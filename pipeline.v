==> flow/design.v <==
`timescale 1ns / 1ps
module pipelined_processor (
    input  clk,           
    input  rst,           
    input  [7:0] instr,   
    output reg [7:0] res   
);
    reg [7:0] IF_ID_instr;     
    reg [2:0] ID_EX_op1, ID_EX_op2;   
    reg [1:0] ID_EX_opcode;    
    reg [7:0] EX_WB_result;    
    parameter ADD  = 2'b00;   
    parameter SUB  = 2'b01;   
    parameter LOAD = 2'b10;   
    always @(posedge clk or posedge rst) begin
        if (rst) begin
            IF_ID_instr <= 8'b0;   
        end else begin
            IF_ID_instr <= instr;  
        end
    end
    always @(posedge clk or posedge rst) begin
        if (rst) begin
            ID_EX_op1 <= 3'b0;     
            ID_EX_op2 <= 3'b0;     
            ID_EX_opcode <= 2'b0;  
        end else begin
            ID_EX_opcode <= IF_ID_instr[7:6];  
            ID_EX_op1 <= IF_ID_instr[5:3];    
            ID_EX_op2 <= IF_ID_instr[2:0];    
        end
    end
    always @(posedge clk or posedge rst) begin
        if (rst) begin
            EX_WB_result <= 8'b0;  
        end else begin
            case (ID_EX_opcode)
                ADD:  EX_WB_result <= ID_EX_op1 + ID_EX_op2;  
                SUB:  EX_WB_result <= ID_EX_op1 - ID_EX_op2;  
                LOAD: EX_WB_result <= {5'b0, ID_EX_op2};  
                default: EX_WB_result <= 8'b0;  
            endcase
        end
    end
    always @(posedge clk or posedge rst) begin
        if (rst) begin
            res <= 8'b0;  
        end else begin
            res <= EX_WB_result;  
        end
    end
endmodule
Tool chain data of pipelined_processor --
What the tools print for pipelined_processor, step after step. Line numbers count from 1 in the design file above. Operators: Yosys type, input widths -> output width; for muxes data width and select width s. Cell names lack the library's common part. Not given: n/a
Design: top pipelined_processor, clock port clk, library sky130hd, timing corner tt_025C_1v80

Elaborated design --
Counts by Yosys on the flattened word-level netlist (proc, flatten, opt, wreduce; memories kept). Register bits leave out memories and registers merged into their read ports (data or address); mux counts leave out enables and synchronous resets folded into registers. Print and check cells are left out. Cells with the same type and inputs are merged into one.
Storage and ports: flip-flop bits (word level) 32, input bits 10, output and inout port bits 8, word-level cells 12
Cells by class: $add $sub $neg 2, eq/ne operators 2, mux-type cells 1, reductions and logical operators 1
Operator list (count):
- $pmux 8 s3 | 1
- $add 3x3->4 | 1
- $sub 3x3->4 | 1
- $eq 2x1->1 const B | 1
- $eq 2x2->1 const B | 1
- $logic_not 2->1 | 1

Longest topological paths --
Depth = most cells in a row (Yosys ltp): at word level without a register or memory, in the mapped netlist without a sequential cell, where the memories' decode and read muxes count.
Logic depth: word-level depth 2, ABC_AREA 0, gate-level depth with buffers 7, gate-level depth less buffers 7

Netlist --
Yosys stat after the flow's synthesis: flattened, memories mapped to cells. It holds for the ABC_AREA given above (unset counts as 0); a run with the other value may have another netlist.
Cells by type:
- dfrtp_1 | count 26, total area 650.624 sq um
- ha_1 | count 6, total area 75.072 sq um
- fa_1 | count 2, total area 40.038 sq um
- buf_4 | count 4, total area 30.029 sq um
- inv_1 | count 7, total area 26.275 sq um
- a2111oi_2 | count 1, total area 15.014 sq um
- nand3b_1 | count 2, total area 15.014 sq um
- a21oi_1 | count 2, total area 10.01 sq um
- mux2i_1 | count 1, total area 10.01 sq um
- o21ai_0 | count 2, total area 10.01 sq um
- xor2_1 | count 1, total area 8.758 sq um
- a211oi_1 | count 1, total area 7.507 sq um
- nand2_1 | count 2, total area 7.507 sq um
- nor2_1 | count 2, total area 7.507 sq um
- nor3b_1 | count 1, total area 7.507 sq um
- nor2b_1 | count 1, total area 6.256 sq um
- o22ai_1 | count 1, total area 6.256 sq um
- o21ai_1 | count 1, total area 5.005 sq um
- clkbuf_1 | count 1, total area 3.754 sq um
Synthesis totals: mapped cells 64, cell area after synthesis 942.2 sq um, sequential area 650.6 sq um, flip-flop cells 26, buffer cells 5

Path before layout --
Source: OpenSTA report_checks on the synthesized netlist (no wires, ideal clock, input and output delay 20% of the period each), path of least setup slack; recovery checks are left aside. Register names are those of the netlist, which keeps one name where synthesis merged equal registers.
Timing path after synthesis: path kind register to register, start register ID_EX_op1[0], end register EX_WB_result[2], clock period 2.21 ns, setup time 0.132 ns, launch time at the first pin 0.000 ns, arrival 1.327 ns, required time 2.078 ns, path slack 0.750 ns, delay of the path 1.459 ns, stages 8, buffers on the path 0, synthesis period reached 1.46 ns
"delay of the path" is the arrival time less input delay plus setup time. "stages" counts driving pins, that of a launching flip-flop among them; a cell with two outputs on the path counts twice. "synthesis period reached" is the clock period less the worst setup slack; recovery checks do not enter. This is arithmetic on one report: input and output delays are still those of the set period (20% each). The rows between start and end are the longest chain of elaborated cells between them; the timing report does not say that the signal goes this way. Where chains are equally long, one stands for them. A line is the first line of the expression or statement that the cell stems from. Yosys adds cells for indexed reads and writes and turns some case tables into memories. At most two assigning lines are given for a register; there are more.
On the way, after synthesis: cells stage by stage dfrtp_1 > inv_1 > ha_1 > inv_1 > fa_1 > mux2i_1 > xor2_1 > o22ai_1, cells in the longest elaborated chain 2, elaborated cells on any way between the ends 3, source lines of those cells 3, classes of those cells add/sub: 2; mux: 1
Ends and longest elaborated chain, after synthesis:
- start, declared | line 9 | reg [2:0] ID_EX_op1, ID_EX_op2;
- start, assigned | line 24 | ID_EX_op1 <= 3'b0;
- start, assigned | line 29 | ID_EX_op1 <= IF_ID_instr[5:3];
- $sub 3x3->4 | line 39 | SUB:  EX_WB_result <= ID_EX_op1 - ID_EX_op2;
- $pmux 8 s3 | line 37 | case (ID_EX_opcode)
- end, assigned | line 38 | ADD:  EX_WB_result <= ID_EX_op1 + ID_EX_op2;
- end, assigned | line 39
- end, declared | line 11 | reg [7:0] EX_WB_result;

Path in the finished layout --
Path of least setup slack in the final report of job 1 (OpenROAD, finished layout, wires in). Where an end is a register, its clock arrival counts in the times.
Timing path after layout: path kind register to register, start register ID_EX_op1[0], end register EX_WB_result[2], clock period 1.89 ns, setup time 0.12 ns, launch time at the first pin 0.32 ns, arrival 1.89 ns, required time 2.09 ns, path slack 0.20 ns, stages 8, buffers on the path 0
The rows between start and end are the longest chain of elaborated cells between them; the timing report does not say that the signal goes this way. Where chains are equally long, one stands for them. At most two assigning lines are given for a register; there are more.
On the way, after layout: cells stage by stage dfrtp_1 > inv_1 > ha_2 > inv_1 > fa_2 > mux2i_2 > xor2_1 > o22ai_1, cells in the longest elaborated chain 2, elaborated cells on any way between the ends 3, source lines of those cells 3, classes of those cells add/sub: 2; mux: 1
Ends and longest elaborated chain, after layout:
- start, declared | line 9 | reg [2:0] ID_EX_op1, ID_EX_op2;
- start, assigned | line 24 | ID_EX_op1 <= 3'b0;
- start, assigned | line 29 | ID_EX_op1 <= IF_ID_instr[5:3];
- $sub 3x3->4 | line 39 | SUB:  EX_WB_result <= ID_EX_op1 - ID_EX_op2;
- $pmux 8 s3 | line 37 | case (ID_EX_opcode)
- end, assigned | line 38 | ADD:  EX_WB_result <= ID_EX_op1 + ID_EX_op2;
- end, assigned | line 39
- end, declared | line 11 | reg [7:0] EX_WB_result;

FLOW RESULTS
============

Record of 2 stored runs of the RTL-to-layout flow on pipelined_processor, platform sky130hd. The runs are unordered. Constraints: input delay and output delay 20% of the set period each, output load 0.01 pF.
By "period achieved" is meant the clock period of the run minus its worst setup slack. This is arithmetic on one report: input and output delays are still those of the set period (20% each).
"allowed time less slack (worst setup path)": the worst setup path's part of the clock period (all of it between registers, 20% less for each end at a port) less its slack. A launch clock that arrives late makes it longer, a capture clock that arrives late makes it shorter.
"power" rests on the timing tool's default activity at the inputs, not on a simulated workload.

[job 1] flow files
==> flow/run.sh <==
#!/bin/bash
# the make line also repeats the synthesis and layout settings of config.mk as NAME=value (left out here)
make -C /OpenROAD-flow-scripts/flow DESIGN_CONFIG=/design/flow/config.mk WORK_HOME=/design/flow/orfs CLKGATE_MAP_FILE= finish
==> flow/config.mk <==
export PLATFORM = sky130hd
export DESIGN_NAME = pipelined_processor
export DESIGN_NICKNAME = pipelined_processor
export VERILOG_FILES = /design/flow/design.v
export SDC_FILE = /design/flow/constraint.sdc
export NUM_CORES = 4
export LEC_CHECK = 0
export CAP_MARGIN = 20
export CELL_PAD_IN_SITES_DETAIL_PLACEMENT = 0
export CORE_MARGIN = 2
export CORE_UTILIZATION = 71
export CTS_CLUSTER_SIZE = 14
export GPL_TIMING_DRIVEN = 0
export MAX_ROUTING_LAYER = met5
export PLACE_DENSITY_LB_ADDON = 0.22
export SETUP_SLACK_MARGIN = 0.3
export SLEW_MARGIN = 15
export TNS_END_PERCENT = 65
==> flow/constraint.sdc <==
create_clock -name core_clock -period 1.89 [get_ports {clk}]
set_input_delay 0.3780 -clock core_clock [delete_from_list [all_inputs] [get_ports {clk}]]
set_output_delay 0.3780 -clock core_clock [all_outputs]
set_load 0.01 [all_outputs]

[job 1] result: allowed time less slack (worst setup path) 1.69 ns; worst path kind register to register; utilization after routing 92.5%; total negative setup slack 0.000 ns; period achieved 1.690 ns; power 0.9763 mW; area of the standard cells in the finished layout 1173.6 sq um; worst hold slack in the final report 0.363 ns; overall die area 1634.2 sq um; worst slack on setup checks 0.200 ns; post-synthesis cell area 942.2 sq um

[job 2] flow files
==> flow/run.sh <==
#!/bin/bash
# the make line also repeats the synthesis and layout settings of config.mk as NAME=value (left out here)
make -C /OpenROAD-flow-scripts/flow DESIGN_CONFIG=/design/flow/config.mk WORK_HOME=/design/flow/orfs CLKGATE_MAP_FILE= finish
==> flow/config.mk <==
export PLATFORM = sky130hd
export DESIGN_NAME = pipelined_processor
export DESIGN_NICKNAME = pipelined_processor
export VERILOG_FILES = /design/flow/design.v
export SDC_FILE = /design/flow/constraint.sdc
export NUM_CORES = 4
export LEC_CHECK = 0
export CAP_MARGIN = 20
export CELL_PAD_IN_SITES_GLOBAL_PLACEMENT = 3
export CORE_ASPECT_RATIO = 0.87
export CORE_MARGIN = 3
export CORE_UTILIZATION = 56
export CTS_CLUSTER_SIZE = 78
export GPL_TIMING_DRIVEN = 0
export MAX_ROUTING_LAYER = met5
export MIN_ROUTING_LAYER = met1
export SETUP_SLACK_MARGIN = 0.29
export SLEW_MARGIN = 20
==> flow/constraint.sdc <==
create_clock -name core_clock -period 1.1 [get_ports {clk}]
set_input_delay 0.2200 -clock core_clock [delete_from_list [all_inputs] [get_ports {clk}]]
set_output_delay 0.2200 -clock core_clock [all_outputs]
set_load 0.01 [all_outputs]

[job 2] result: incomplete, placement halted on GPL-0301
